==> flow/design.v <==
module foolish_decode(
  input wire clk_in,
  input wire [31:0] ins,
  input wire [31:0] pc,
  output reg [5:0] op,
  output reg [4:0] rd,
  output reg [4:0] rs1,
  output reg [4:0] rs2,
  output reg [31:0] imm
);
  always @(posedge clk_in) begin
    rd = ins[11:7];
    rs1 = ins[19:15];
    rs2 = ins[24:20];
    case (ins[6:0])
      7'b0110111: begin
        op = 6'd0;
        imm = {ins[31:12], 12'b0};
      end
      7'b0010111: begin
        op = 6'd1;
        imm = {ins[31:12], 12'b0};
      end
      7'b1101111: begin
        op = 6'd2;
        imm = {{12{ins[31]}}, ins[19:12], ins[20], ins[30:21], 1'b0};
      end
      7'b1100111: begin
        op = 6'd3;
        imm = {{20{ins[31]}}, ins[31:20]};
      end
      7'b1100011: begin
        imm = {{20{ins[31]}}, ins[7], ins[30:25], ins[11:8], 1'b0};
        case (ins[14:12])
          3'b000: begin op = 6'd4; end
          3'b001: begin op = 6'd5; end
          3'b100: begin op = 6'd6; end
          3'b101: begin op = 6'd7; end
          3'b110: begin op = 6'd8; end
          3'b111: begin op = 6'd9; end
        endcase
      end
      7'b0000011: begin
        imm = {{20{ins[31]}}, ins[31:20]};
        case (ins[14:12])
          3'b000: begin op = 6'd10; end
          3'b001: begin op = 6'd11; end
          3'b010: begin op = 6'd12; end
          3'b100: begin op = 6'd13; end
          3'b101: begin op = 6'd14; end
        endcase
      end
      7'b0100011: begin
        imm = {{20{ins[31]}}, ins[31:25], ins[11:7]};
        case (ins[14:12])
          3'b000: begin op = 6'd15; end
          3'b001: begin op = 6'd16; end
          3'b010: begin op = 6'd17; end
        endcase
      end
      7'b0010011: begin
        imm = {{20{ins[31]}}, ins[31:20]};
        case (ins[14:12])
          3'b000: begin op = 6'd18; end
          3'b010: begin op = 6'd19; end
          3'b011: begin op = 6'd20; end
          3'b100: begin op = 6'd21; end
          3'b110: begin op = 6'd22; end
          3'b111: begin op = 6'd23; end
          3'b001: begin
            op = 6'd24;
            imm = ins[24:20];
          end
          3'b101: begin
            op = ins[30] ? 6'd26 : 6'd25;  
            imm = ins[24:20];
          end
        endcase
      end
      7'b0110011: begin
        case (ins[14:12])
          3'b000: op = ins[30] ? 6'd28 : 6'd27;  
          3'b001: begin op = 6'd29; end
          3'b010: begin op = 6'd30; end
          3'b011: begin op = 6'd31; end
          3'b100: begin op = 6'd32; end 
          3'b101: op = ins[30] ? 6'd34 : 6'd33;  
          3'b110: begin op = 6'd35; end
          3'b111: begin op = 6'd36; end
        endcase
      end
    endcase
    if(ins == 32'h0ff00513) begin op = 6'd37; end
  end
endmodule
== Tool chain data of foolish_decode ==
What the tools print for foolish_decode, step after step.
Lines are those of the file above, counted from 1.
Operators carry their Yosys type and port widths (W data, S select, Z words).
Library cell names are shortened.
The mark - stands for no value.
Set-up
  design top: foolish_decode
  clock input: clk_in
  cell library: sky130hd
  library corner: tt_025C_1v80

== Word level ==
Counts by Yosys on the flattened word-level netlist (proc, flatten, opt, wreduce; memories kept). Register bits leave out memories and registers merged into their read ports (data or address). Print and check cells are left out.
Word-level totals
  memory bits (read-only): 0
  clocked read ports x word width: 0
  latch bits: 0
  memories kept: 0
  bits of input ports: 65
  flip-flop bits (word level): 53
  word-level cells: 44
  memory bits (writable): 0
Cells by class
  divide/modulo/power cells: 0
  bitwise operators: 0
  multiply operators: 0
  mux-type cells: 11
  add/subtract/negate cells: 0
  shift-type cells: 0
  reduce/logical cells: 8
  eq/ne operators: 20
  magnitude comparators: 0
Operator list (number)
  $pmux W32 S6: 1
  $pmux W6 S8: 2
  $pmux W32 S2: 1
  $pmux W6 S9: 1
  $pmux W6 S6: 1
  $eq A32 B28 Y1 const B: 1
  $pmux W6 S5: 1
  $eq A7 B6 Y1 const B: 3
  $eq A7 B7 Y1 const B: 3
  $pmux W6 S3: 1
  $eq A7 B5 Y1 const B: 2
  $eq A3 B3 Y1 const B: 4
  $reduce_bool A9 Y1: 1
  $eq A7 B2 Y1 const B: 1
  $ne A7 B7 Y1 const B: 1
  $reduce_or A2 Y1: 3
  $eq A3 B2 Y1 const B: 2
  $ne A6 B6 Y1 const B: 1
  $reduce_bool A6 Y1: 1
  $reduce_or A6 Y1: 1
  $ne A4 B4 Y1 const B: 1
  $reduce_and A4 Y1: 1
  $mux W2: 2
  $eq A3 B1 Y1 const B: 1
  $logic_not A3 Y1: 1
  $mux W3: 1

== Longest topological paths ==
Depth = most cells in a row (Yosys ltp): at word level without a register or memory, in the mapped netlist without a sequential cell, where the memories' decode and read muxes count.
Logic depth
  depth in word-level cells: 4
  ABC_AREA: 0
  depth in mapped cells: 7
  mapped depth without buffers: 5

== Synthesis result ==
Yosys stat after the flow's synthesis: flattened, memories mapped to cells. It holds for the ABC_AREA given above (unset counts as 0); a run with the other value may have another netlist.
Cell types
  edfxtp_1: number 32, total area 960.922 um^2
  dfxtp_1: number 21, total area 420.403 um^2
  a21o_1: number 24, total area 180.173 um^2
  nor2b_1: number 14, total area 87.584 um^2
  nor2_1: number 16, total area 60.058 um^2
  o21ai_0: number 12, total area 60.058 um^2
  buf_4: number 6, total area 45.043 um^2
  a22o_1: number 5, total area 43.792 um^2
  nand2_1: number 10, total area 37.536 um^2
  buf_2: number 7, total area 35.034 um^2
  nand2b_1: number 5, total area 31.28 um^2
  a21oi_1: number 6, total area 30.029 um^2
  a221o_1: number 3, total area 30.029 um^2
  nor3_1: number 6, total area 30.029 um^2
  a211o_1: number 3, total area 26.275 um^2
  nand4_1: number 4, total area 25.024 um^2
  nor3b_2: number 2, total area 25.024 um^2
  nand4b_4: number 1, total area 23.773 um^2
Other cell types: 38; their cells: 53.
Synthesis totals
  buffers: 16
  flip-flop cells: 53
  standard cells after synthesis: 230
  sequential part of the area: 0.0013813 mm^2
  chip area (Yosys): 0.00258 mm^2

== Worst setup path after synthesis ==
OpenSTA on the mapped netlist: ideal clock, no wires. The path of least setup slack (recovery checks aside). Input and output delay are each 20% of the period. Register names are those of the netlist, which keeps one name where synthesis merged equal registers.
Timing after synthesis
  path kind: input to register
  start: input port ins[6]
  end: register imm[0]
  setup slack: 0.823 ns
  input delay: 0.868 ns
  clock period: 4.34 ns
  setup time: 0.432 ns
  path buffers: 2
  stages on the path: 6
  path delay: 2.649 ns
  data arrival time: 3.085 ns
  period reached after synthesis: 3.517 ns
"path delay" = arrival - input delay + setup time.
"stages on the path" counts driving pins, that of a launching flip-flop among them; a cell with two outputs on the path counts twice.
"period reached after synthesis" = period - worst setup slack (recovery checks aside). The figure is calculated, with input and output delays left at 20% of the set period.
The rows between start and end are the longest chain of elaborated cells between them; the timing report does not say that the signal goes this way. Where chains are equally long, one stands for them.
Each line given opens the expression or statement behind the cell; cells for indexed reads and writes are added by Yosys, which also makes memories of some case tables.
At most two assigning lines are given for a register; there are more.
The path ends at the enable pin of a flip-flop; only ways to that pin are counted.
Between the ends, after synthesis
  path through: buf_4 -> buf_2 -> nand2_1 -> o21ai_0 -> nand2_1 -> a21oi_1
  length of the longest elaborated chain: 3
  elaborated cells between the ends (all ways): 11
RTL lines, path after synthesis
  start: declaration: RTL line 3  | input wire [31:0] ins,
  $eq A7 B5 Y1: RTL line 15  | case (ins[6:0])
  $reduce_or A2 Y1
  $reduce_bool A6 Y1
  end: assignment: RTL line 18  | imm = {ins[31:12], 12'b0};
  end: assignment: RTL line 22  | imm = {ins[31:12], 12'b0};
  end: declaration: RTL line 9  | output reg [31:0] imm

== Worst path after layout ==
Path of least setup slack in the final report of entry A (OpenROAD, finished layout, wires in). Where an end is a register, its clock arrival counts in the times.
Timing post-layout
  path kind: input to register
  start: input port ins[5]
  end: register imm[1]
  input delay: 0.96 ns
  stages on the path: 8
  setup time: 0.34 ns
  path buffers: 3
  clock period: 4.79 ns
  data arrival time: 3.23 ns
  setup slack: 1.51 ns
The rows between start and end are the longest chain of elaborated cells between them; the timing report does not say that the signal goes this way. Where chains are equally long, one stands for them.
At most two assigning lines are given for a register; there are more.
The path ends at the enable pin of a flip-flop; only ways to that pin are counted.
Between the ends, post-layout
  path through: clkdlybuf4s50_1 -> buf_4 -> nor2b_1 -> nand2_1 -> o21ai_0 -> nand2_1 -> a21oi_4 -> buf_4
  length of the longest elaborated chain: 3
  elaborated cells between the ends (all ways): 11
RTL lines, path post-layout
  start: declaration: RTL line 3  | input wire [31:0] ins,
  $eq A7 B5 Y1: RTL line 15  | case (ins[6:0])
  $reduce_or A2 Y1
  $reduce_bool A6 Y1
  end: assignment: RTL line 18  | imm = {ins[31:12], 12'b0};
  end: assignment: RTL line 22  | imm = {ins[31:12], 12'b0};
  end: declaration: RTL line 9  | output reg [31:0] imm

Subject: flow runs of foolish_decode

Hi,

Record of 2 stored runs of the RTL-to-layout flow on foolish_decode, platform sky130hd. The runs are unordered. Constraints: input delay and output delay 20% of the set period each, output load 0.01 pF.
By "achieved clock period" is meant the clock period of the run minus its worst setup slack. This is arithmetic on one report: input and output delays are still those of the set period (20% each).
"worst setup path time" means the part of the period allowed to the worst setup path (the constraints hold back 20% at inputs and 20% at outputs) less its slack; where the path has registers, the arrival times of their clocks count too.
"power" rests on the timing tool's default activity at the inputs, not on a simulated workload.
[entry A] settings: period_ns=4.79, CORE_UTILIZATION=19, PLACE_DENSITY_LB_ADDON=0.13, CORE_ASPECT_RATIO=1.93, CORE_MARGIN=4, TNS_END_PERCENT=60, ABC_AREA=0, GPL_ROUTABILITY_DRIVEN=1, CTS_CLUSTER_SIZE=11, CAP_MARGIN=5, SLEW_MARGIN=10, MAX_ROUTING_LAYER=met4
[entry A] result: chip area after synthesis (Yosys) 0.00258 mm^2, die area 0.015609 mm^2, standard-cell area of the final layout 0.0037649 mm^2, worst setup slack after layout 1.508 ns, total negative slack 0.000 ns, power 1055 uW, achieved clock period 3.282 ns, worst setup path time 2.32 ns, worst setup path kind input to register
[entry B] settings: period_ns=4.99, CAP_MARGIN=20, CORE_MARGIN=2, CORE_UTILIZATION=40, SLEW_MARGIN=20
[entry B] result: chip area after synthesis (Yosys) 0.00258 mm^2, die area 0.0071082 mm^2, standard-cell area of the final layout 0.0035772 mm^2, worst setup slack after layout 1.587 ns, total negative slack 0.000 ns, power 925.5 uW, achieved clock period 3.403 ns, worst setup path time 2.41 ns, worst setup path kind input to register

Regards
